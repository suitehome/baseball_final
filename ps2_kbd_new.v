==> flow/design.v <==
`timescale 1ns / 1ps
module ps2_kbd_new(
    input wire clk,
    input wire rst,
    input wire ps2_clk,
    input wire ps2_data,
	 input wire read,
    output reg [7:0] scancode,
    output wire data_ready,
    output reg released,
    output reg err_ind,
    output reg [11:0]keycode,
    output wire got_release
    );
localparam S_H = 2'b00, S_L = 2'b01, S_L2H = 2'b11, S_H2L = 2'b10;
reg [1:0] st,nx_st;
reg [1:0] nx_st2,st2;
reg ps2_clk_d, ps2_clk_s, ps2_data_d, ps2_data_s;
wire ps2_clk_rising_edge, ps2_clk_falling_edge;
wire rst_timer, shift_done;
reg [11 - 1 : 0] q;
wire shift;
reg [3:0] bit_cnt;
wire reset_bit_cnt;
wire timer_timeout;
reg [13-1:0] timer_cnt;
wire output_strobe;
reg hold_release;
wire extended;
reg hold_extended;
wire err;
reg parity_err,ss_bits_err;
reg p;
reg valid;
reg shift_flag;
reg code_input_d,code_input_s;
wire keycode_input_enable;
always  @(posedge rst,posedge clk) 
begin : sync_reg
	if(rst == 'b1)
		begin
			ps2_clk_d <= 'b1;
			ps2_data_d <= 'b1;
			ps2_clk_s<= 'b1;
			ps2_data_s <= 'b1;
		end
	else
		begin
			ps2_clk_d <= ps2_clk;
			ps2_data_d <= ps2_data;
			ps2_clk_s <= ps2_clk_d;
			ps2_data_s <= ps2_data_d;
		end
	end
assign ps2_clk_rising_edge = !ps2_clk_s & ps2_clk_d;
assign ps2_clk_falling_edge = !ps2_clk_d & ps2_clk_s;
always @(posedge clk) 
	begin : state_reg
		if(rst == 'b1)
			st <= S_H;
		else
			st <= nx_st;
	end
always @(*)
	begin
		(* FULL_CASE, PARALLEL_CASE *)
		case (st) 
			S_L : nx_st = (ps2_clk_rising_edge == 'b1) ? S_L2H : S_L;
			S_L2H : nx_st = S_H;
			S_H : nx_st = (ps2_clk_falling_edge == 'b1) ? S_H2L : S_H;
			S_H2L : nx_st = S_L;
			default : nx_st = S_H;						
		endcase
	end
assign shift = (st == S_H2L) ? 'b1 : 'b0;
assign rst_timer = (st == S_H2L || st == S_L2H ) ? 'b1 : 'b0;
always @(posedge clk)
	begin : cnt_bit_num 
		if((rst == 'b1) || (shift_done == 'b1))
			bit_cnt <= 4'b0;
		else if(reset_bit_cnt == 'b1) 
			bit_cnt <= 4'b0;
		else if(shift == 'b1)
			bit_cnt <= bit_cnt + 'b1;
	end 
assign timer_timeout = (timer_cnt == 6000) ? 'b1 : 'b0;
assign reset_bit_cnt = (timer_timeout == 'b1 && st == S_H && ps2_clk_s == 'b1) ? 'b1 : 'b0;
always @(posedge clk)
	begin : timer 
		if(rst_timer == 'b1)
			timer_cnt <= 'b0;
		else if(timer_timeout == 'b0)
			timer_cnt <= timer_cnt + 'b1;	
	end
always @(posedge clk)
	begin : shift_R 
		if(rst == 'b1) 
			q <= 'b0;
		else if(shift == 'b1 ) 
			q <= { ps2_data_s, q[11-1 : 1] };
	end
assign shift_done = (bit_cnt == 11) ? 'b1 : 'b0;
assign got_release = (q[8:1] == 'b11110000) && (shift_done == 'b1) ? 'b1 : 'b0;
assign extended = (q[8:1] == 'b11100000) && (shift_done == 'b1) ? 'b1 : 'b0;
assign output_strobe = ((shift_done == 'b1) && (got_release == 'b0) && (extended == 'b0)) ? 'b1 : 'b0;
always @(posedge clk)
	begin : latch_released 
		if( rst == 'b1 || output_strobe == 'b1)
			hold_release <= 'b0;
		else if(got_release == 'b1)
			hold_release <= 'b1;
	end
always @(posedge clk)
	begin : latch_extended
		if( rst == 'b1 || output_strobe == 'b1)
			hold_extended <= 'b0;
		else if(extended == 'b1)
			hold_extended <= 'b1;
	end
always  @(posedge clk)
	begin : comm_state_reg
		if(rst == 'b1) 
			st2 <= 'b1;
		else
			st2 <= nx_st2;
	end 
always @(st2, output_strobe, read)
	begin 
		(* FULL_CASE, PARALLEL_CASE *)
		case (st2) 
			'b1 : 
				nx_st2 = (output_strobe == 'b1) ? 'b0 : 'b1;
			'b0 :
				nx_st2 = (read == 'b1) ?  'b1 : 'b0;
			default : 
				nx_st2 = 'b1;						
		endcase
	end
assign data_ready = (st2 == 'b0) ? 'b1 : 'b0;
always @(posedge clk)
	begin : send_output
		if(rst == 'b1) 
			begin
				scancode = 'b0;
				shift_flag = 'b0;
				released = 'b1;
				err_ind = 'b0;
			end 
		else if(output_strobe == 'b1)  
			begin
				scancode = q[8:1];
				released = hold_release;
				err_ind = err;
				if(shift_flag == 'b1)  
					begin
						valid = 'b1;
						case (q[8:1])
							'h1C : scancode = 'h41;  
							'h32 : scancode = 'h42;  
							'h21 : scancode = 'h43;  
							'h23 : scancode = 'h44;  
							'h24 : scancode = 'h45;  
							'h2B : scancode = 'h46;  
							'h34 : scancode = 'h47;  
							'h33 : scancode = 'h48;  
							'h43 : scancode = 'h49;  
							'h3B : scancode = 'h4A;  
							'h42 : scancode = 'h4B;  
							'h4B : scancode = 'h4C;  
							'h3A : scancode = 'h4D;  
							'h31 : scancode = 'h4E;  
							'h44 : scancode = 'h4F;  
							'h4D : scancode = 'h50;  
							'h15 : scancode = 'h51;  
							'h2D : scancode = 'h52;  
							'h1B : scancode = 'h53;  
							'h2C : scancode = 'h54;  
							'h3C : scancode = 'h55;  
							'h2A : scancode = 'h56;  
							'h1D : scancode = 'h57;  
							'h22 : scancode = 'h58;  
							'h35 : scancode = 'h59;  
							'h1A : scancode = 'h5A;  
							'h16 : scancode = 'h21;  
							'h1E : scancode = 'h40;  
							'h26 : scancode = 'h23;  
							'h25 : scancode = 'h24;  
							'h2E : scancode = 'h25;  
							'h36 : scancode = 'h5E;  
							'h3D : scancode = 'h26;  
							'h3E : scancode = 'h2A;  
							'h46 : scancode = 'h28;  
							'h45 : scancode = 'h29;  
							'h0E : scancode = 'h7E;  
							'h4E : scancode = 'h5F;  
							'h55 : scancode = 'h2B;  
							'h5D : scancode = 'h7C;  
							'h54 : scancode = 'h7B;  
							'h5B : scancode = 'h7D;  
							'h4C : scancode = 'h7A;  
							'h52 : scancode = 'h22;  
							'h41 : scancode = 'h3C;  
							'h49 : scancode = 'h3E;  
							'h4A : scancode = 'h3F;  
							default : 
								begin
									scancode = scancode;
									valid = 'b0;
								end
						endcase
						if(hold_release == 'b1)  
							begin
								valid = 'b1;
								case (q[8:1])
									'h12 :
										begin
											shift_flag = 'b0;
											scancode = scancode; 
										end											
									'h59 : 
										begin
											shift_flag = 'b0;
											scancode = scancode;
										end
									default : 
										begin
											scancode = scancode;
											valid = 'b0;
										end
								endcase
							end
					end
				else if (hold_extended == 'b1)
					begin
						valid = 'b1;
						case (q[8:1])
							'h74 : scancode = 'h90;  
							'h6B : scancode = 'h91;  
							'h75 : scancode = 'h92;  
							'h72 : scancode = 'h93;  
							'h70 : scancode = 'h84;  
							'h71 : scancode = 'h85;  
							'h6C : scancode = 'h86;  
							'h69 : scancode = 'h87;  
							'h7D : scancode = 'h88;  
							'h7A : scancode = 'h89;  
							'h4A : scancode = 'h2F;  
							'h14 : scancode = 'h80;  
							'h11 : scancode = 'h81;  
							'h5A : scancode = 'h0D;  
							'h12 : scancode = 'h8A;  
							default : 
								begin
									scancode = scancode;
									valid = 'b0;
								end
						endcase
					end
				else
					begin
						valid = 'b1;
						case (q[8:1])
							'h1C : scancode = 'h61;  
							'h32 : scancode = 'h62;  
							'h21 : scancode = 'h63;  
							'h23 : scancode = 'h64;  
							'h24 : scancode = 'h65;  
							'h2B : scancode = 'h66;  
							'h34 : scancode = 'h67;  
							'h33 : scancode = 'h68;  
							'h43 : scancode = 'h69;  
							'h3B : scancode = 'h6A;  
							'h42 : scancode = 'h6B;  
							'h4B : scancode = 'h6C;  
							'h3A : scancode = 'h6D;  
							'h31 : scancode = 'h6E;  
							'h44 : scancode = 'h6F;  
							'h4D : scancode = 'h70;  
							'h15 : scancode = 'h71;  
							'h2D : scancode = 'h72;  
							'h1B : scancode = 'h73;  
							'h2C : scancode = 'h74;  
							'h3C : scancode = 'h75;  
							'h2A : scancode = 'h76;  
							'h1D : scancode = 'h77;  
							'h22 : scancode = 'h78;  
							'h35 : scancode = 'h79;  
							'h1A : scancode = 'h7A;  
							'h16 : scancode = 'h31;  
							'h1E : scancode = 'h32;  
							'h26 : scancode = 'h33;  
							'h25 : scancode = 'h34;  
							'h2E : scancode = 'h35;  
							'h36 : scancode = 'h36;  
							'h3D : scancode = 'h37;  
							'h3E : scancode = 'h38;  
							'h46 : scancode = 'h39;  
							'h45 : scancode = 'h30;  
							'h69 : scancode = 'h31;  
							'h72 : scancode = 'h32;  
							'h7A : scancode = 'h33;  
							'h6B : scancode = 'h34;  
							'h73 : scancode = 'h35;  
							'h74 : scancode = 'h36;  
							'h6C : scancode = 'h37;  
							'h75 : scancode = 'h38;  
							'h7D : scancode = 'h39;  
							'h70 : scancode = 'h30;  
							'h76 : scancode = 'h1B;  
							'h0E : scancode = 'h60;  
							'h4E : scancode = 'h2D;  
							'h55 : scancode = 'h3D;  
							'h5D : scancode = 'h5C;  
							'h66 : scancode = 'h08;  
							'h0D : scancode = 'h09;  
							'h5A : scancode = 'h0D;  
							'h54 : scancode = 'h5B;  
							'h5B : scancode = 'h5D;  
							'h4C : scancode = 'h3B;  
							'h52 : scancode = 'h27;  
							'h41 : scancode = 'h2C;  
							'h49 : scancode = 'h2E;  
							'h4A : scancode = 'h2F;  
							'h29 : scancode = 'h20;  
							'h14 : scancode = 'h80;  
							'h11 : scancode = 'h81;  
							'h77 : scancode = 'h82;  
							'h58 : scancode = 'h83;  
							'h7E : scancode = 'h8B;  
							'h71 : scancode = 'h2E;  
							'h79 : scancode = 'h2B;  
							'h7C : scancode = 'h2A;  
							'h7B : scancode = 'h2D;  
							'hE1 : scancode = 'h8C;  
							'h12 :						  
								begin
									scancode = scancode;
									shift_flag = 'b1;
								end 
							'h59 :						  
								begin
									scancode = scancode;
									shift_flag = 'b1;
								end 
							default : 
								begin
									scancode = scancode;
									valid = 'b0;
								end
						endcase
					end				
			end
		else
			begin
				scancode = scancode;
				err_ind = err_ind;
				released = released;
			end
	end
always @(q)
	begin : err_chk 
		p = q[0] ^ q[1] ^ q[2] ^ q[3] ^ q[4] ^ q[5] ^ q[6] ^ q[7] ^ q[8] ^ q[9] ^ q[10];	
		parity_err = ( p == 'b1) ? 1'b0 : 1'b1;
		ss_bits_err = ( q[0] == 'b1 || q[10] == 'b0) ? 1'b1 : 1'b0;
	end
assign err = parity_err || ss_bits_err;
assign keycode_input_enable = code_input_d && ~code_input_s;
always@(posedge clk ,posedge rst)
    if(rst) begin
        code_input_d <= 0;
        code_input_s <= 0;
       end
    else  begin
        code_input_d <=  ~(keycode[3:0] == scancode[3:0]);
        code_input_s <=  code_input_d;
        end
always @(posedge clk, posedge rst)begin
    if(rst)
        keycode <= 12'b0000_0000_0000;
    else if (keycode_input_enable)begin 
        keycode[11:8]<=keycode[7:4];
        keycode[7:4]<=keycode[3:0];
        keycode[3:0]<=scancode[3:0];
        end 
end
endmodule
Step by step through the tools: ps2_kbd_new
The steps from the RTL of ps2_kbd_new to its reports follow in flow order.
Line numbers count from 1 in the design file above.
Cell names lack the library's common part.
{"block": "inputs", "design": "ps2_kbd_new", "clock": "clk", "library": "sky130hd", "pvt_corner": "tt_025C_1v80"}

Word-level counts
Yosys after proc, flatten, opt, wreduce and memory -nomap, before mapping. Enables and synchronous resets that opt folds into registers are not counted as muxes. Memory bits, and registers merged into a memory's read port (data or address), are not among the register bits. Print and check cells are not counted. Equal cells are merged and count once.
{"block": "op_classes", "n_addsub": 2, "mux": 27, "eq_ne": 83, "logic": 17, "reduce_logical": 30}
{"block": "op_table", "op": "8-bit case mux with 60-bit select", "n": 1}
{"block": "op_table", "op": "8-bit case mux with 47-bit select", "n": 1}
{"block": "op_table", "op": "8-bit by 7-bit == test with 1-bit output with constant B", "n": 38}
{"block": "op_table", "op": "8-bit by 6-bit == test with 1-bit output with constant B", "n": 23}
{"block": "op_table", "op": "8-bit case mux with 15-bit select", "n": 1}
{"block": "op_table", "op": "8-bit by 5-bit == test with 1-bit output with constant B", "n": 10}
{"block": "op_table", "op": "2-bit OR reduction", "n": 14}
{"block": "op_table", "op": "8-bit == test with constant B", "n": 3}
{"block": "op_table", "op": "1-bit two-way mux", "n": 18}
{"block": "op_table", "op": "8-bit by 4-bit == test with 1-bit output with constant B", "n": 2}
{"block": "op_table", "op": "8-bit two-way mux", "n": 2}
{"block": "op_table", "op": "13-bit by 1-bit adder with 13-bit output with constant B", "n": 1}
{"block": "op_table", "op": "13-bit == test with constant B", "n": 1}
{"block": "op_table", "op": "1-bit bitwise XOR", "n": 10}
{"block": "op_table", "op": "2-bit case mux with 4-bit select", "n": 1}
{"block": "op_table", "op": "1-bit logical AND", "n": 7}
{"block": "op_table", "op": "1-bit logical OR", "n": 5}
{"block": "op_table", "op": "1-bit NOT", "n": 5}
{"block": "op_table", "op": "2-bit by 1-bit == test with 1-bit output with constant B", "n": 2}
{"block": "op_table", "op": "2-bit == test with constant B", "n": 2}
{"block": "op_table", "op": "2-bit logical NOT", "n": 2}
{"block": "op_table", "op": "4-bit by 1-bit adder with 4-bit output with constant B", "n": 1}
{"block": "op_table", "op": "4-bit == test", "n": 1}
{"block": "op_table", "op": "4-bit == test with constant B", "n": 1}
{"block": "op_table", "op": "2-bit two-way mux", "n": 2}
{"block": "op_table", "op": "1-bit bitwise AND", "n": 2}
{"block": "op_table", "op": "1-bit logical NOT", "n": 2}
{"block": "op_table", "op": "1-bit case mux with 2-bit select", "n": 1}
{"block": "word_totals", "inputBits": 5, "regBits": 63}

Logic depth
Yosys ltp: most cells in a row. Word level: on the elaborated netlist, between registers, memories and ports. Mapped: between sequential cells and ports; inverters and the memories' decode and read muxes count.
{"block": "depth", "word_depth": 12, "ABC_AREA": 0, "depth_mapped": 12, "ltp_nobuf": 8}

Netlist
The flow's flattened synthesis, as Yosys stat reports it; memories are mapped. The netlist is that of the ABC_AREA named above (0 if unset); the other value can give another one.
{"block": "synth_totals", "mapped_cells": 584, "flip_flops": 65, "mapped_area_um2": 4780.8}
{"block": "by_type", "cell_type": "dfxtp_1", "n": 47, "type_area_um2": 940.902}
{"block": "by_type", "cell_type": "dfrtp_1", "n": 14, "type_area_um2": 350.336}
{"block": "by_type", "cell_type": "nor2_1", "n": 66, "type_area_um2": 247.738}
{"block": "by_type", "cell_type": "a21oi_1", "n": 32, "type_area_um2": 160.154}
{"block": "by_type", "cell_type": "mux2_2", "n": 13, "type_area_um2": 146.39}
{"block": "by_type", "cell_type": "mux2i_1", "n": 14, "type_area_um2": 140.134}
{"block": "by_type", "cell_type": "nand2_1", "n": 36, "type_area_um2": 135.13}
{"block": "by_type", "cell_type": "xnor2_1", "n": 15, "type_area_um2": 131.376}
{"block": "by_type", "cell_type": "nor3_1", "n": 23, "type_area_um2": 115.11}
{"block": "by_type", "cell_type": "o21ai_0", "n": 22, "type_area_um2": 110.106}
{"block": "by_type", "cell_type": "buf_2", "n": 21, "type_area_um2": 105.101}
{"block": "by_type", "cell_type": "dfstp_2", "n": 4, "type_area_um2": 105.101}
{"block": "by_type", "cell_type": "nand3_1", "n": 17, "type_area_um2": 85.082}
{"block": "by_type", "cell_type": "nand2b_1", "n": 13, "type_area_um2": 81.328}
{"block": "by_type", "cell_type": "nor4b_1", "n": 9, "type_area_um2": 78.826}
{"block": "by_type", "cell_type": "clkbuf_1", "n": 19, "type_area_um2": 71.318}
{"block": "by_type", "cell_type": "nor4bb_1", "n": 7, "type_area_um2": 70.067}
{"block": "by_type", "cell_type": "nor4_1", "n": 11, "type_area_um2": 68.816}
Other cell types: 63; their cells: 201.

Worst setup path after synthesis
OpenSTA on the mapped netlist: ideal clock, no wires. The path of least setup slack (recovery checks aside). Input and output delay are each 20% of the period. Register names are those of the netlist, which keeps one name where synthesis merged equal registers.
{"block": "synth_timing", "path_type": "register to register", "startpoint": "register q[5]", "endpoint": "register scancode[3]", "path_delay_ns": 2.552, "arrival_time_ns": 2.410, "required_ns": 3.558, "launch_ns": 0.000, "tclk_ns": 3.7, "driving_pins": 10, "setup_slack_ns": 1.148, "n_path_buf": 1, "synth_period_reached_ns": 2.552}
"path_delay_ns" = arrival - input delay + setup time.
"driving_pins" counts driving pins, that of a launching flip-flop among them; a cell with two outputs on the path counts twice.
"synth_period_reached_ns" = period - worst setup slack (recovery checks aside). The figure is calculated, with input and output delays left at 20% of the set period.
Between the ends stands the longest chain of elaborated cells between them, by number of cells; it is not shown to be the way that was timed. Of several equally long chains one is given.
Each line given opens the expression or statement behind the cell; cells for indexed reads and writes are added by Yosys, which also makes memories of some case tables.
At most two assigning lines are given for a register; there are more.
{"block": "synth_between", "cell_sequence": "dfxtp_1 -> buf_6 -> or4b_4 -> a2111oi_4 -> a311oi_1 -> nor4b_4 -> nor4b_4 -> or4_1 -> nand3_1 -> a41oi_2", "elab_chain_len": 7, "cone_cells": 101, "classes_between": "eq/ne (75); mux (8); logic (2); reduce/logical (16)"}
{"block": "synth_lines", "element": "start: declaration", "line_no": 21, "text": "reg [11 - 1 : 0] q;"}
{"block": "synth_lines", "element": "start: assignment", "line_no": 98, "text": "q <= 'b0;"}
{"block": "synth_lines", "element": "start: assignment", "line_no": 100, "text": "q <= { ps2_data_s, q[11-1 : 1] };"}
{"block": "synth_lines", "element": "8-bit == test", "line_no": 103, "text": "assign got_release = (q[8:1] == 'b11110000) && (shift_done == 'b1) ? 'b1 : 'b0;"}
{"block": "synth_lines", "element": "1-bit logical AND", "line_no": 103}
{"block": "synth_lines", "element": "1-bit two-way mux", "line_no": 103}
{"block": "synth_lines", "element": "1-bit NOT", "line_no": 105, "text": "assign output_strobe = ((shift_done == 'b1) && (got_release == 'b0) && (extended == 'b0)) ? 'b1 : 'b0;"}
{"block": "synth_lines", "element": "1-bit logical AND (2 in a row)", "line_no": 105}
{"block": "synth_lines", "element": "1-bit two-way mux", "line_no": 105}
{"block": "synth_lines", "element": "end: assignment", "line_no": 151, "text": "scancode = q[8:1];"}
{"block": "synth_lines", "element": "end: assignment", "line_no": 207, "text": "scancode = scancode;"}
{"block": "synth_lines", "element": "end: declaration", "line_no": 8, "text": "output reg [7:0] scancode,"}

Timing after layout
Path of least setup slack in the final report of job 1 (OpenROAD, finished layout, wires in). Where an end is a register, its clock arrival counts in the times.
{"block": "layout_timing", "path_type": "register to output", "startpoint": "register q[3]", "endpoint": "output port got_release", "setup_slack_ns": 0.08, "launch_ns": 0.34, "arrival_time_ns": 2.40, "output_delay_ns": 0.62, "n_path_buf": 3, "driving_pins": 7, "required_ns": 2.49, "tclk_ns": 3.11}
Between the ends stands the longest chain of elaborated cells between them, by number of cells; it is not shown to be the way that was timed. Of several equally long chains one is given.
{"block": "layout_between", "cell_sequence": "dfxtp_2 -> buf_4 -> buf_4 -> nor4_4 -> and3_4 -> and2_1 -> clkdlybuf4s50_1", "elab_chain_len": 3, "cone_cells": 3, "classes_between": "eq/ne (1); mux (1); reduce/logical (1)"}
{"block": "layout_lines", "element": "start: declaration", "line_no": 21, "text": "reg [11 - 1 : 0] q;"}
{"block": "layout_lines", "element": "start: assignment", "line_no": 98, "text": "q <= 'b0;"}
{"block": "layout_lines", "element": "start: assignment", "line_no": 100, "text": "q <= { ps2_data_s, q[11-1 : 1] };"}
{"block": "layout_lines", "element": "8-bit == test", "line_no": 103, "text": "assign got_release = (q[8:1] == 'b11110000) && (shift_done == 'b1) ? 'b1 : 'b0;"}
{"block": "layout_lines", "element": "1-bit logical AND", "line_no": 103}
{"block": "layout_lines", "element": "1-bit two-way mux", "line_no": 103}
{"block": "layout_lines", "element": "end: declaration", "line_no": 13, "text": "output wire got_release"}

Lab notebook: ps2_kbd_new

Design ps2_kbd_new on sky130hd. What follows are 2 stored runs of the flow, each under its own settings; their order means nothing. The constraints put input and output delay at 20% of the set period each and load the outputs with 0.01 pF.
"design_power_uw": no workload was simulated; the value follows from the tool's default switching activity.

{"run": "job 1", "settings": { "period_ns": 3.11, "CAP_MARGIN": 20, "CORE_MARGIN": 2, "CORE_UTILIZATION": 40, "SLEW_MARGIN": 20 }, "results": { "design_die_area_um2": 12842.6, "ws_hold_ns": 0.362, "setup_tns_ns": 0.000, "synth_chip_area_um2": 4780.8, "fin_ws_ns": 0.085, "design_power_uw": 2171, "final_util_pct": 51.4 }}
{"run": "job 2", "settings": { "period_ns": 4.73, "CORE_UTILIZATION": 45, "SETUP_SLACK_MARGIN": 0.58, "PLACE_DENSITY_LB_ADDON": 0.28, "GPL_ROUTABILITY_DRIVEN": 1, "CAP_MARGIN": 20, "CORE_MARGIN": 2, "SLEW_MARGIN": 20 }, "results": { "design_die_area_um2": 11465.1, "ws_hold_ns": 0.369, "setup_tns_ns": 0.000, "synth_chip_area_um2": 4780.8, "fin_ws_ns": 0.851, "design_power_uw": 1219, "final_util_pct": 51.5 }}
