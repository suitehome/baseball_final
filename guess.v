==> flow/design.v <==
`timescale 1ns / 1ps
module guess(
input wire clk,rst,on_game,
input wire button_pressed_p1, button_pressed_p2,
input wire [7:0] ascii_char,
input wire [1:0] strike1, strike2, ball1, ball2,
input wire [11:0]input_number,
output reg [3:0] output_number,
output wire [1:0] strike_player
    );
    reg [11:0]guess_p1_array0,guess_p1_array1,guess_p1_array2,guess_p1_array3;
    reg [11:0]guess_p2_array0,guess_p2_array1,guess_p2_array2,guess_p2_array3 ; 
    reg [1:0] strike_p1_0, strike_p1_1, strike_p1_2, strike_p1_3;
    reg [1:0] ball_p1_0, ball_p1_1, ball_p1_2, ball_p1_3;
    reg [1:0] strike_p2_0,strike_p2_1,strike_p2_2,strike_p2_3;
    reg [1:0] ball_p2_0,ball_p2_1,ball_p2_2,ball_p2_3;
    assign  strike_player  = (strike_p1_0==3)||(strike_p1_1==3)||(strike_p1_2==3)||(strike_p1_3==3)? 'd1:
((strike_p2_0==3)||(strike_p2_1==3)||(strike_p2_2==3)||(strike_p2_3==3))? 'd2 : 0;
           always@(posedge clk,posedge rst)  
                if(rst) begin 
                     guess_p1_array0 <= 0;
                     strike_p1_0 <= 0;
                     ball_p1_0<=0;
                     guess_p1_array1 <= 0;
                     strike_p1_1 <= 0;
                     ball_p1_1<=0;
                     guess_p1_array2 <= 0;
                     strike_p1_2 <= 0;
                     ball_p1_2<=0;
                     guess_p1_array3 <= 0;
                     strike_p1_3 <= 0;
                     ball_p1_3<=0;
                     end 
                else if(button_pressed_p1&&on_game) begin 
                     guess_p1_array0 <= input_number;
                     strike_p1_0 <= strike1;
                     ball_p1_0 <= ball1;
                     guess_p1_array1 <= guess_p1_array0;
                     strike_p1_1 <= strike_p1_0;
                     ball_p1_1 <= ball_p1_0;
                     guess_p1_array2 <= guess_p1_array1;
                     strike_p1_2 <= strike_p1_1;
                     ball_p1_2 <= ball_p1_1;
                     guess_p1_array3 <= guess_p1_array2;
                     strike_p1_3 <= strike_p1_2;
                     ball_p1_3 <= ball_p1_2;
                           end      
           always@(posedge clk,posedge rst)  
                if(rst) begin 
                     guess_p2_array0 <= 0;
                     strike_p2_0 <= 0;
                     ball_p2_0<=0;
                     guess_p2_array1 <= 0;
                     strike_p2_1 <= 0;
                     ball_p2_1<=0;
                     guess_p2_array2 <= 0;
                     strike_p2_2 <= 0;
                     ball_p2_2<=0;
                     guess_p2_array3 <= 0;
                     strike_p2_3 <= 0;
                     ball_p2_3<=0;
                     end 
                else if(button_pressed_p2&&on_game) begin 
                     guess_p2_array0 <= input_number;
                     strike_p2_0 <= strike2;
                     ball_p2_0 <= ball2;
                     guess_p2_array1 <= guess_p2_array0;
                     strike_p2_1 <= strike_p2_0;
                     ball_p2_1 <= ball_p2_0;
                     guess_p2_array2 <= guess_p2_array1;
                     strike_p2_2 <= strike_p2_1;
                     ball_p2_2 <= ball_p2_1;
                     guess_p2_array3 <= guess_p2_array2;
                     strike_p2_3 <= strike_p2_2;
                     ball_p2_3 <= ball_p2_2;
                           end      
       always@*
            case(ascii_char)
                'h20: output_number = guess_p1_array0[11:8];     
                'h21: output_number = guess_p1_array0[7:4];
                'h22: output_number = guess_p1_array0[3:0];
                'h24: output_number = {2'b00,ball_p1_0};                              
                'h26: output_number = {2'b00,strike_p1_0};
                'h37: output_number = guess_p2_array0[11:8];         
                'h38: output_number = guess_p2_array0[7:4];
                'h39: output_number = guess_p2_array0[3:0];
                'h3b: output_number = {2'b00,ball_p2_0};                              
                'h3d: output_number = {2'b00,strike_p2_0};
                'h40: output_number = guess_p1_array1[11:8];
                'h41: output_number = guess_p1_array1[7:4];
                'h42: output_number = guess_p1_array1[3:0];
                'h44: output_number = {2'b00,ball_p1_1};
                'h46: output_number = {2'b00,strike_p1_1};
                'h57: output_number = guess_p2_array1[11:8];
                'h58: output_number = guess_p2_array1[7:4];
                'h59: output_number = guess_p2_array1[3:0];
                'h5b: output_number = {2'b00,ball_p2_1};                              
                'h5d: output_number = {2'b00,strike_p2_1};
                'h60: output_number = guess_p1_array2[11:8];
                'h61: output_number = guess_p1_array2[7:4];
                'h62: output_number = guess_p1_array2[3:0];
                'h64: output_number = {2'b00,ball_p1_2};
                'h66: output_number = {2'b00,strike_p1_2};
                'h77: output_number = guess_p2_array2[11:8];
                'h78: output_number = guess_p2_array2[7:4];
                'h79: output_number = guess_p2_array2[3:0];
                'h7b: output_number = {2'b00,ball_p2_2};                              
                'h7d: output_number = {2'b00,strike_p2_2};
                'h80: output_number = guess_p1_array3[11:8];
                'h81: output_number = guess_p1_array3[7:4];
                'h82: output_number = guess_p1_array3[3:0];
                'h84: output_number = {2'b00,ball_p1_3};
                'h86: output_number = {2'b00,strike_p1_3};
                'h97: output_number = guess_p2_array3[11:8];
                'h98: output_number = guess_p2_array3[7:4];
                'h99: output_number = guess_p2_array3[3:0];
                'h9b: output_number = {2'b00,ball_p2_3};                              
                'h9d: output_number = {2'b00,strike_p2_3};
                default:  output_number = 4'b0000;
             endcase
endmodule
Reports on guess
Tool output for the design above, in the order of the flow.
Line numbers count from 1 in the design file above.
Library cell names are shortened.
{ "inputs": {"design": "guess", "clock": "clk", "cell_library": "sky130hd", "corner": "tt_025C_1v80"} }

Word-level counts
Yosys after proc, flatten, opt, wreduce and memory -nomap, before mapping. Enables and synchronous resets that opt folds into registers are not counted as muxes. Memory bits, and registers merged into a memory's read port (data or address), are not among the register bits. Print and check cells are not counted. Equal cells are merged and count once.
{ "word_totals": {"register_bits": 128, "latchBits": 0, "mem_bits_rw": 0, "romBits": 0, "clocked_rd_ports_x_width": 0, "memories": 0, "in_bits": 33, "out_inout_bits": 6, "word_cells": 83} }
{ "op_classes": {"n_addsub": 0, "n_mul": 0, "div_mod_pow": 0, "cmp": 0, "n_eq": 48, "shifts": 0, "n_mux": 3, "logic": 0, "reduce_and_logical": 8} }
{ "ops": {"columns": ["operator", "count"], "rows": [
  ["8-bit by 7-bit == test with 1-bit output with constant B", 20],
  ["4-bit parallel mux with 40-bit select", 1],
  ["8-bit by 6-bit == test with 1-bit output with constant B", 10],
  ["8-bit == test with constant B", 10],
  ["2-bit == test with constant B", 8],
  ["1-bit logical OR", 6],
  ["2-bit two-way mux", 2],
  ["1-bit logical AND", 2]
]} }

Depth
Yosys ltp: most cells in a row. Word level: on the elaborated netlist, between registers, memories and ports. Mapped: between sequential cells and ports; inverters and the memories' decode and read muxes count.
{ "depth": {"depth_word": 6, "ABC_AREA": 0, "ltp_mapped": 7, "ltp_nobuf": 5} }

Netlist
Yosys stat after the flow's synthesis: flattened, memories mapped to cells. It holds for the ABC_AREA given above (unset counts as 0); a run with the other value may have another netlist.
The area totals of this step are shown rounded.
{ "types": {"columns": ["cell_type", "count", "type_area_um2"], "rows": [
  ["dfrtp_1", 128, 3.2E+03],
  ["mux2_2", 133, 1.5E+03],
  ["a22oi_1", 22, 165.158],
  ["mux2i_1", 11, 110.106],
  ["nand2_1", 23, 86.333],
  ["buf_2", 16, 80.077],
  ["nand3_1", 14, 70.067],
  ["mux2_1", 6, 67.565],
  ["a22o_1", 7, 61.309],
  ["and3b_1", 7, 61.309],
  ["nor4b_4", 2, 47.546],
  ["nor4b_2", 3, 45.043],
  ["a32oi_1", 5, 43.792],
  ["nand4_1", 7, 43.792],
  ["o22ai_1", 7, 43.792],
  ["clkbuf_1", 10, 37.536],
  ["nor2b_1", 6, 37.536],
  ["a21oi_1", 7, 35.034]
]} }
Not listed: further types 32, cells in them 71.
{ "synth_totals": {"stdcells": 485, "synth_area_um2": 6200, "sequential_area_um2": 3200, "ffs": 128, "buffers": 32} }

Timing after synthesis
Source: OpenSTA report_checks on the synthesized netlist (no wires, ideal clock, input and output delay 20% of the period each), path of least setup slack; recovery checks are left aside. Register names are those of the netlist, which keeps one name where synthesis merged equal registers.
{ "synth_timing": {"path_kind": "in2out", "startpoint": "input port ascii_char[1]", "endpoint": "output port output_number[2]", "tclk_ns": 3.24, "input_delay_ns": 0.648, "out_delay_ns": 0.648, "launch_ns": 0.648, "arrival_time_ns": 1.852, "required_time_ns": 2.592, "slack_ns": 0.740, "delay_ns": 1.204, "driving_pins": 7, "n_path_buf": 2, "synth_period_reached_ns": 2.5} }
"delay_ns" is the arrival time less input delay plus setup time.
A path that ends at an output port has no setup time.
"driving_pins": output pins that drive a net of the path, with the launching flip-flop's if there is one; two outputs of one cell count as two.
"synth_period_reached_ns" = period - worst setup slack (recovery checks aside). The figure is calculated, with input and output delays left at 20% of the set period.
The rows between start and end are the longest chain of elaborated cells between them; the timing report does not say that the signal goes this way. Where chains are equally long, one stands for them.
Each line given opens the expression or statement behind the cell; cells for indexed reads and writes are added by Yosys, which also makes memories of some case tables.
{ "synth_via": {"cell_sequence": "buf_4 and3b_1 buf_6 a22oi_1 o22ai_1 a2111oi_0 nand3_1", "elab_chain_len": 2, "cells_between": 41, "lines_between": 1, "cone_classes": "eq/ne: 40; mux: 1"} }
{ "synth_lines": {"columns": ["item", "line_no", "text"], "rows": [
  ["from (decl)", 5, "input wire [7:0] ascii_char,"],
  ["8-bit == test", 78, "case(ascii_char)"],
  ["4-bit parallel mux with 40-bit select", 78, null],
  ["to (decl)", 8, "output reg [3:0] output_number,"]
]} }

Timing after layout
From the final timing report of flow run A: the path of least setup slack in the routed layout; clock arrival at registers is part of the times.
{ "layout_timing": {"path_kind": "reg2out", "startpoint": "register guess_p1_array0[4]", "endpoint": "output port output_number[0]", "tclk_ns": 1.43, "out_delay_ns": 0.29, "launch_ns": 0.42, "arrival_time_ns": 2.08, "required_time_ns": 1.14, "slack_ns": -0.94, "driving_pins": 7, "n_path_buf": 1} }
The rows between start and end are the longest chain of elaborated cells between them; the timing report does not say that the signal goes this way. Where chains are equally long, one stands for them.
{ "layout_via": {"cell_sequence": "dfrtp_1 mux2_4 nand4_1 o211ai_1 nor4_1 nand4_1 buf_2", "elab_chain_len": 1, "cells_between": 1, "lines_between": 1, "cone_classes": "mux: 1"} }
{ "layout_lines": {"columns": ["item", "line_no", "text"], "rows": [
  ["from (decl)", 11, "reg [11:0]guess_p1_array0,guess_p1_array1,guess_p1_array2,guess_p1_array3;"],
  ["from (assign)", 21, "guess_p1_array0 <= 0;"],
  ["from (assign)", 35, "guess_p1_array0 <= input_number;"],
  ["4-bit parallel mux with 40-bit select", 78, "case(ascii_char)"],
  ["to (decl)", 8, "output reg [3:0] output_number,"]
]} }

Below are 2 stored runs of the flow (Yosys, OpenROAD; platform sky130hd) on guess, each with its settings and what was measured, unordered. Constraints: input delay and output delay 20% of the set period each, output load 0.01 pF.
By "achieved period" is meant the clock period of the run minus its worst setup slack. This is arithmetic on one report: input and output delays are still those of the set period (20% each).
"worst path time": the worst setup path's part of the clock period (all of it between registers, 20% less for each end at a port) less its slack. A launch clock that arrives late makes it longer, a capture clock that arrives late makes it shorter.
"total power after layout": no workload was simulated; the value follows from the tool's default switching activity.
The measured numbers are rounded.

==> flow run A: settings <==
{ "period_ns": 1.43, "CORE_UTILIZATION": 49, "SETUP_SLACK_MARGIN": 0.18, "PLACE_DENSITY_LB_ADDON": 0.2, "CORE_ASPECT_RATIO": 0.53, "CORE_MARGIN": 5, "GPL_ROUTABILITY_DRIVEN": 0, "CAP_MARGIN": 20, "SLEW_MARGIN": 20 }
==> flow run A: results <==
synthesis area: 6,200 µm²
die outline area: 15,000 µm²
standard-cell area of the final layout: 9,300 µm²
utilization after routing: 0.74
worst slack on setup checks: -0.94 ns
setup total negative slack: -4.2 ns
total power after layout: 14,000 uW
achieved period: 2.366 ns
worst path time: 2.08 ns
critical path kind: reg2out

==> flow run B: settings <==
{ "period_ns": 2.26, "CORE_UTILIZATION": 18, "SETUP_SLACK_MARGIN": -0.02, "CORE_MARGIN": 6, "CELL_PAD_IN_SITES_GLOBAL_PLACEMENT": 3, "CELL_PAD_IN_SITES_DETAIL_PLACEMENT": 0, "TNS_END_PERCENT": 75, "GPL_TIMING_DRIVEN": 1, "CTS_CLUSTER_SIZE": 18, "SLEW_MARGIN": 40, "CAP_MARGIN": 20 }
==> flow run B: results <==
synthesis area: 6,200 µm²
die outline area: 39,000 µm²
standard-cell area of the final layout: 9,700 µm²
utilization after routing: 0.29
worst slack on setup checks: -0.36 ns
setup total negative slack: -0.89 ns
total power after layout: 8,300 uW
achieved period: 2.617 ns
worst path time: 2.16 ns
critical path kind: reg2out
