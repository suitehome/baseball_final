==> flow/design.v <==
`timescale 1ns / 1ps
module button_signal(
input wire clk,rst,guess_mode,
input wire [1:0]input_sig,
output reg [2:0]button_cnt_p1,button_cnt_p2,
                button_press_cnt_p1,button_press_cnt_p2,
output wire button_released_p1,button_released_p2,
                 button_pressed_p1,button_pressed_p2
    );
    reg button_d_1,button_s_1,button_d_2,button_s_2;
    assign button_released_p1 = (~button_d_1) &&( button_s_1) ;
    assign button_released_p2 = (~button_d_2) && (button_s_2) ;
    assign button_pressed_p1 = (button_d_1) &&~( button_s_1) ;
    assign button_pressed_p2 = (button_d_2) && ~(button_s_2) ;
always@(posedge clk, posedge rst )
    if(rst) begin
        button_d_1 <= 1'b0;
        button_d_2 <= 1'b0;
        button_s_1 <= 1'b0;
        button_s_2 <= 1'b0;
       end
    else  begin
        button_d_1 <=  (input_sig == 2'b01) && guess_mode ;
        button_d_2 <=  (input_sig == 2'b10) && guess_mode ;
        button_s_1 <= button_d_1;
        button_s_2 <= button_d_2;
        end
always@(posedge clk, posedge rst)    
    if(rst) 
        button_cnt_p1 = 0;
    else if((~button_d_1) &&( button_s_1)) begin 
        button_cnt_p1 = button_cnt_p1 + 1;
    end 
 always@(posedge clk, posedge rst)    
    if(rst) 
        button_cnt_p2 = 0; 
    else if((~button_d_2) && (button_s_2))
        button_cnt_p2 = button_cnt_p2+1 ;
 always@(posedge clk, posedge rst)    
    if(rst) 
        button_press_cnt_p1 = 0; 
    else if((button_d_1) &&~( button_s_1)) 
        button_press_cnt_p1 = button_press_cnt_p1 + 1;
 always@(posedge clk, posedge rst)    
    if(rst) 
        button_press_cnt_p2 = 0; 
    else if((button_d_2) && ~(button_s_2)) 
        button_press_cnt_p2 = button_press_cnt_p2+1 ;
endmodule
* Tool chain data of button_signal *
Tool output for the design above, in the order of the flow.
Lines are those of the file above, counted from 1.
Operators carry their Yosys type and port widths (W data, S select, Z words).
Cell names lack the library's common part.
The mark - stands for no value.

inputs
  top = button_signal
  clock port = clk
  standard-cell library = sky130hd
  library corner = tt_025C_1v80

* Elaborated design *
Counts by Yosys on the flattened word-level netlist (proc, flatten, opt, wreduce; memories kept). Register bits leave out memories and registers merged into their read ports (data or address); mux counts leave out enables and synchronous resets folded into registers. Print and check cells are left out. Cells with the same type and inputs are merged into one.

bit counts
  register bits after elaboration = 16
  bits of input ports = 5
  output and inout bits = 16

operators by class
  add/sub/neg operators = 4
  equality and inequality tests = 2
  bitwise gates (word level) = 4
  reduce/logical cells = 6

operators by type and width
  cell                   number
  $add A3 B1 Y3 const B  4
  $logic_and A1 B1 Y1    6
  $not A1 Y1             4
  $eq A2 B1 Y1 const B   1
  $eq A2 B2 Y1 const B   1

* Logic depth *
Depth = most cells in a row (Yosys ltp): at word level without a register or memory, in the mapped netlist without a sequential cell, where the memories' decode and read muxes count.

logic depth
  word-level depth = 2
  ABC_AREA = 0
  gate-level depth with buffers = 3
  mapped depth without buffers = 3

* Synthesis result *
Yosys stat after the flow's synthesis: flattened, memories mapped to cells. It holds for the ABC_AREA given above (unset counts as 0); a run with the other value may have another netlist.
The area totals of this step are shown rounded.

mapped netlist
  cells in the netlist = 44
  cell area after synthesis = 685.7 um2
  mapped flip-flops = 16
  buffer cells = 0

cells by type
  cell type  number
  dfrtp_1    16
  mux2_4     4
  nor2b_4    4
  ha_1       4
  xnor2_1    4
  xor2_1     4
  nand3b_1   4
  and3b_1    1
  inv_1      1
  nand2_1    1
  nor2_1     1

* Path before layout *
OpenSTA on the mapped netlist: ideal clock, no wires. The path of least setup slack (recovery checks aside). Input and output delay are each 20% of the period. Register names are those of the netlist, which keeps one name where synthesis merged equal registers.

timing after synthesis
  path type = register -> register
  start point = reg button_press_cnt_p1[0]
  end point = reg button_press_cnt_p1[1]
  period = 1.09 ns
  time at the first pin = 0.000 ns
  arrival time = 0.953 ns
  required time = 0.965 ns
  path slack = 0.012 ns
  path delay = 1.078 ns
  driving pins on the path = 3
  period reached after synthesis = 1.078 ns

"path delay" = arrival - input delay + setup time.
"driving pins on the path" counts driving pins, that of a launching flip-flop among them; a cell with two outputs on the path counts twice.
"period reached after synthesis" is the clock period less the worst setup slack; recovery checks do not enter. This is arithmetic on one report: input and output delays are still those of the set period (20% each).
The rows between start and end are the longest chain of elaborated cells between them; the timing report does not say that the signal goes this way. Where chains are equally long, one stands for them.
Each line given opens the expression or statement behind the cell; cells for indexed reads and writes are added by Yosys, which also makes memories of some case tables.

between the ends, after synthesis
  cell sequence = dfrtp_1 > ha_1 > mux2_4
  cells in the longest elaborated chain = 1
  elaborated cells between the ends (all ways) = 1
  source lines of those cells = 1
  those cells by class = add/sub: 1

ends and longest elaborated chain, after synthesis
  item             line  RTL
  start, declared  6     button_press_cnt_p1,button_press_cnt_p2,
  start, assigned  41    button_press_cnt_p1 = 0;
  start, assigned  43    button_press_cnt_p1 = button_press_cnt_p1 + 1;
  $add A3 B1 Y3    43
  end, assigned    41
  end, assigned    43
  end, declared    6

==> results <==
Settings of 2 stored flow runs for module button_signal (sky130hd), not sorted in any way. The constraints put input and output delay at 20% of the set period each and load the outputs with 0.01 pF.
Among the settings, - means not set for that run.

setting or result                   run 1  run 2
period_ns                           1.19   1.24
CORE_UTILIZATION                    69     70
CORE_ASPECT_RATIO                   1.9    -
CORE_MARGIN                         8      2
CELL_PAD_IN_SITES_DETAIL_PLACEMENT  1      0
GPL_TIMING_DRIVEN                   1      1
GPL_ROUTABILITY_DRIVEN              0      -
CTS_CLUSTER_SIZE                    64     -
SLEW_MARGIN                         10     5
MIN_ROUTING_LAYER                   met1   -
CAP_MARGIN                          20     20
SETUP_SLACK_MARGIN                  -      0.21
PLACE_DENSITY_LB_ADDON              -      0.22
CTS_CLUSTER_DIAMETER                -      103
MAX_ROUTING_LAYER                   -      met4

Run 1: unfinished; error PDN-0185 in floorplanning
Run 2: unfinished; error FLW-0024 in placement
